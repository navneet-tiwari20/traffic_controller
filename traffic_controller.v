==> flow/design.v <==
module traffic_controller (
    input clk_50,  reset,
    output reg main_R, main_G, main_Y,
     side_R, side_G, side_Y);
    parameter BLINK_MODE = 3'b000;
    parameter MR_SY = 3'b001;
    parameter MR_SG = 3'b010;
    parameter MY_SR = 3'b011;
    parameter MG_SR = 3'b100;    
    reg [2:0] state;
    reg [12:0]counter;
    reg blink_signal;
 always@( posedge clk_50 or posedge reset)
    begin
      if(reset == 1)
      begin 
        state <= MR_SY ;
        counter <= 0;
        blink_signal<= 0;
      end
      else 
      begin 
        case(state)
        MR_SY: 
        begin
        counter <= counter+1;
            if (counter >= 500)
            begin
            state <= MR_SG;
            counter <= 0;
            end
        end
        MR_SG:
        begin
          counter <= counter +1 ;
            if (counter >= 1500)
            begin
            state <= MY_SR;
            counter <= 0;
            end 
            end
        MY_SR:
        begin
          counter <= counter +1;
           if (counter >=500)
           begin
           state <= MG_SR;
           counter<= 0;
           end
        end
       MG_SR:
       begin 
       counter <= counter+1;
       if (counter >= 1500)
       begin
       state <= MR_SY;
       counter <= 0;
       end
        end
      BLINK_MODE:
      begin
      counter <= counter+1;
      if (counter >= 250)
      begin
      blink_signal <= ~blink_signal;
      counter <= 0;
      end
      end
      default:
        begin
        state <= BLINK_MODE;
        counter <= 0;
        end
        endcase
      end
     end
    always@(*)
    begin
     main_R = 0;
     main_G = 0;
     main_Y =  0;
      side_R = 0;
      side_G = 0;
      side_Y = 0;
     case(state)
     MR_SY:
     begin 
     main_R = 1;
     side_Y = 1;
     end 
     MR_SG:
     begin
     main_R = 1;
     side_G = 1;
     end
     MY_SR:
     begin
     main_Y = 1;
     side_R = 1;
     end
     MG_SR:
     begin
     main_G = 1;
     side_R = 1;
     end
     BLINK_MODE:
begin
    if(blink_signal)
    begin
        main_Y = 1;
        side_Y = 1;
    end
end
     endcase
     end
 endmodule
From RTL to reports: traffic_controller
The steps from the RTL of traffic_controller to its reports follow in flow order.
Lines are those of the file above, counted from 1.
Operators carry their Yosys type and port widths (W data, S select, Z words).
Library cell names are shortened.
Not given: -

set-up
  top = traffic_controller
  clock port = clk_50
  cell library = sky130hd
  corner = tt_025C_1v80

Word-level counts
Source: Yosys, flattened and elaborated, memories not mapped. Widths are those after wreduce. Registers that Yosys merges into a memory's read port (data or address) are not register bits. Print and check cells do not count. Equal cells are merged and count once.

operators by class
  add/subtract/negate cells = 1
  bitwise logic cells = 2
  eq/ne operators = 8
  reduce/logical cells = 7
  mux-type cells = 16
  magnitude comparators = 3

operators by type and width
  cell                     count
  $pmux W13 S3             1
  $mux W13                 3
  $pmux W3 S5              1
  $add A13 B1 Y13 const B  1
  $ge A13 B11 Y1 const B   1
  $ge A13 B8 Y1 const B    1
  $ge A13 B9 Y1 const B    1
  $mux W3                  4
  $ne A2 B2 Y1 const B     4
  $reduce_or A2 Y1         4
  $eq A3 B2 Y1 const B     2
  $reduce_and A5 Y1        1
  $mux W1                  5
  $pmux W1 S2              2
  $eq A3 B1 Y1 const B     1
  $eq A3 B3 Y1 const B     1
  $logic_not A3 Y1         1
  $not A1 Y1               2
  $reduce_and A2 Y1        1

bit counts
  output and inout bits = 6
  input bits = 2
  bits in registers = 17
  cells after elaboration = 40

Longest topological paths
Longest topological path by Yosys (ltp), each cell counted once; first at word level (registers and memories cut), then after technology mapping (sequential cells cut; the memories' decode and read muxes count).

depth
  depth in word-level cells = 3
  ABC_AREA = 0
  depth in mapped cells = 5

After synthesis
Yosys stat after the flow's synthesis: flattened, memories mapped to cells. It holds for the ABC_AREA given above (unset counts as 0); a run with the other value may have another netlist.
The area totals of this step are shown rounded.

cell types
  cell       count
  dfrtp_1    16
  a32oi_1    6
  inv_1      11
  a31oi_1    6
  nand3_1    6
  dfstp_2    1
  nand2_1    7
  ha_1       2
  o21ai_0    5
  o31ai_1    3
  or4_1      3
  a32o_1     2
  o2111ai_1  2
  o221ai_1   2
  xor2_1     2
  nand4_2    1
  or2_2      2
  or3_1      2

Other cell types: 10; their cells: 12.

mapped netlist
  chip area (Yosys) = 888.4 sq um
  buffers = 4
  mapped flip-flops = 17
  cells in the netlist = 91
  sequential area = 426.7 sq um

Worst setup path after synthesis
Path of least setup slack by OpenSTA after synthesis, without wires, with an ideal clock, recovery checks aside; 20% of the period is set as input and as output delay. Where synthesis merged equal registers, the netlist keeps one of their names.

timing post-synthesis
  kind = register -> register
  start = register counter[0]
  end = register counter[10]
  arrival = 1298 ps
  stages on the path = 5
  setup slack = 57 ps
  period = 1440 ps
  delay of the path = 1384 ps
  launch time at the first pin = 0 ps
  buffers on the path = 0
  data required time = 1354 ps
  period reached after synthesis = 1383 ps

"delay of the path" = arrival - input delay + setup time.
"stages on the path" counts driving pins, that of a launching flip-flop among them; a cell with two outputs on the path counts twice.
"period reached after synthesis" is the clock period less the worst setup slack; recovery checks do not enter. This is arithmetic on one report: input and output delays are still those of the set period (20% each).
Between the ends stands the longest chain of elaborated cells between them, by number of cells; it is not shown to be the way that was timed. Of several equally long chains one is given.
A line is the first line of the expression or statement that the cell stems from. Yosys adds cells for indexed reads and writes and turns some case tables into memories.
At most two assigning lines are given for a register; there are more.

on the way, post-synthesis
  cell sequence = dfrtp_1 -> ha_1 -> nand4_1 -> or4_1 -> a32oi_1
  cells in the longest elaborated chain = 3
  elaborated cells on any way between the ends = 8

RTL lines, path post-synthesis
  item             RTL line  RTL
  start, declared  11        reg [12:0]counter;
  start, assigned  26        counter <= counter+1;
  start, assigned  35        counter <= counter +1 ;
  $add A13 B1 Y13  62        counter <= counter+1;
  $mux W13         63        if (counter >= 250)
  $pmux W13 S3     23        case(state)
  end, assigned    26
  end, assigned    35
  end, declared    11

Path in the finished layout
From the final timing report of flow run 1: the path of least setup slack in the routed layout; clock arrival at registers is part of the times.
The report prints the path's times to 10 ps; the period is as set.

timing after layout
  kind = register -> register
  start = register counter[0]
  end = register counter[8]
  buffers on the path = 1
  setup slack = -420 ps
  launch time at the first pin = 310 ps
  period = 1030 ps
  data required time = 1260 ps
  stages on the path = 6
  arrival = 1680 ps

Between the ends stands the longest chain of elaborated cells between them, by number of cells; it is not shown to be the way that was timed. Of several equally long chains one is given.
At most two assigning lines are given for a register; there are more.

on the way, after layout
  cell sequence = dfrtp_1 -> ha_2 -> nand4_1 -> buf_4 -> or3_1 -> a32oi_1
  cells in the longest elaborated chain = 3
  elaborated cells on any way between the ends = 8

RTL lines, path after layout
  item             RTL line  RTL
  start, declared  11        reg [12:0]counter;
  start, assigned  26        counter <= counter+1;
  start, assigned  35        counter <= counter +1 ;
  $add A13 B1 Y13  62        counter <= counter+1;
  $mux W13         63        if (counter >= 250)
  $pmux W13 S3     23        case(state)
  end, assigned    26
  end, assigned    35
  end, declared    11

Measured data: module traffic_controller, platform sky130hd, 2 stored runs of the flow under differing settings, order arbitrary. Input and output delays are each 20% of the period that was set; the output load is 0.01 pF.
"achieved clock period": clock period set for the run, less the worst setup slack. It is reckoned from that one timing run; input and output delays stay at 20% of the period that was set.
"allowed time less slack (worst setup path)" means the part of the period allowed to the worst setup path (the constraints hold back 20% at inputs and 20% at outputs) less its slack; where the path has registers, the arrival times of their clocks count too.
"total power of the final layout": no workload was simulated; the value follows from the tool's default switching activity.
"allowed time less slack (worst setup path)" is known to 10 ps.
Values from the reports are rounded here.
Settings: -- = not set for that run.

setting or result                                flow run 1            flow run 2
period_ns                                        1.03                  2.5
CORE_UTILIZATION                                 45                    38
SETUP_SLACK_MARGIN                               0.01                  --
PLACE_DENSITY                                    0.79                  0.86
HOLD_SLACK_MARGIN                                0.25                  -0.01
CORE_ASPECT_RATIO                                1.62                  --
CORE_MARGIN                                      10                    3
TNS_END_PERCENT                                  5                     --
ABC_AREA                                         0                     0
GPL_ROUTABILITY_DRIVEN                           1                     0
CTS_CLUSTER_SIZE                                 86                    93
CTS_CLUSTER_DIAMETER                             95                    183
CAP_MARGIN                                       20                    30
SLEW_MARGIN                                      20                    35
CELL_PAD_IN_SITES_DETAIL_PLACEMENT               --                    1
MIN_ROUTING_LAYER                                --                    met1
MAX_ROUTING_LAYER                                --                    met5
final worst hold slack (ps)                      573                   518
die footprint (sq um)                            4203                  2954
total power of the final layout (W)              0.001092              0.000432
setup TNS (ps)                                   -5705                 0
worst setup slack after layout (ps)              -420                  499
standard-cell area after layout (sq um)          1265                  1011
cell area after synthesis (sq um)                888.4                 888.4
utilization in the final report (%)              67.4                  48.6
allowed time less slack (worst setup path) (ps)  1450                  1500
worst path kind                                  register -> register  register -> output
achieved clock period (ps)                       1450                  2001
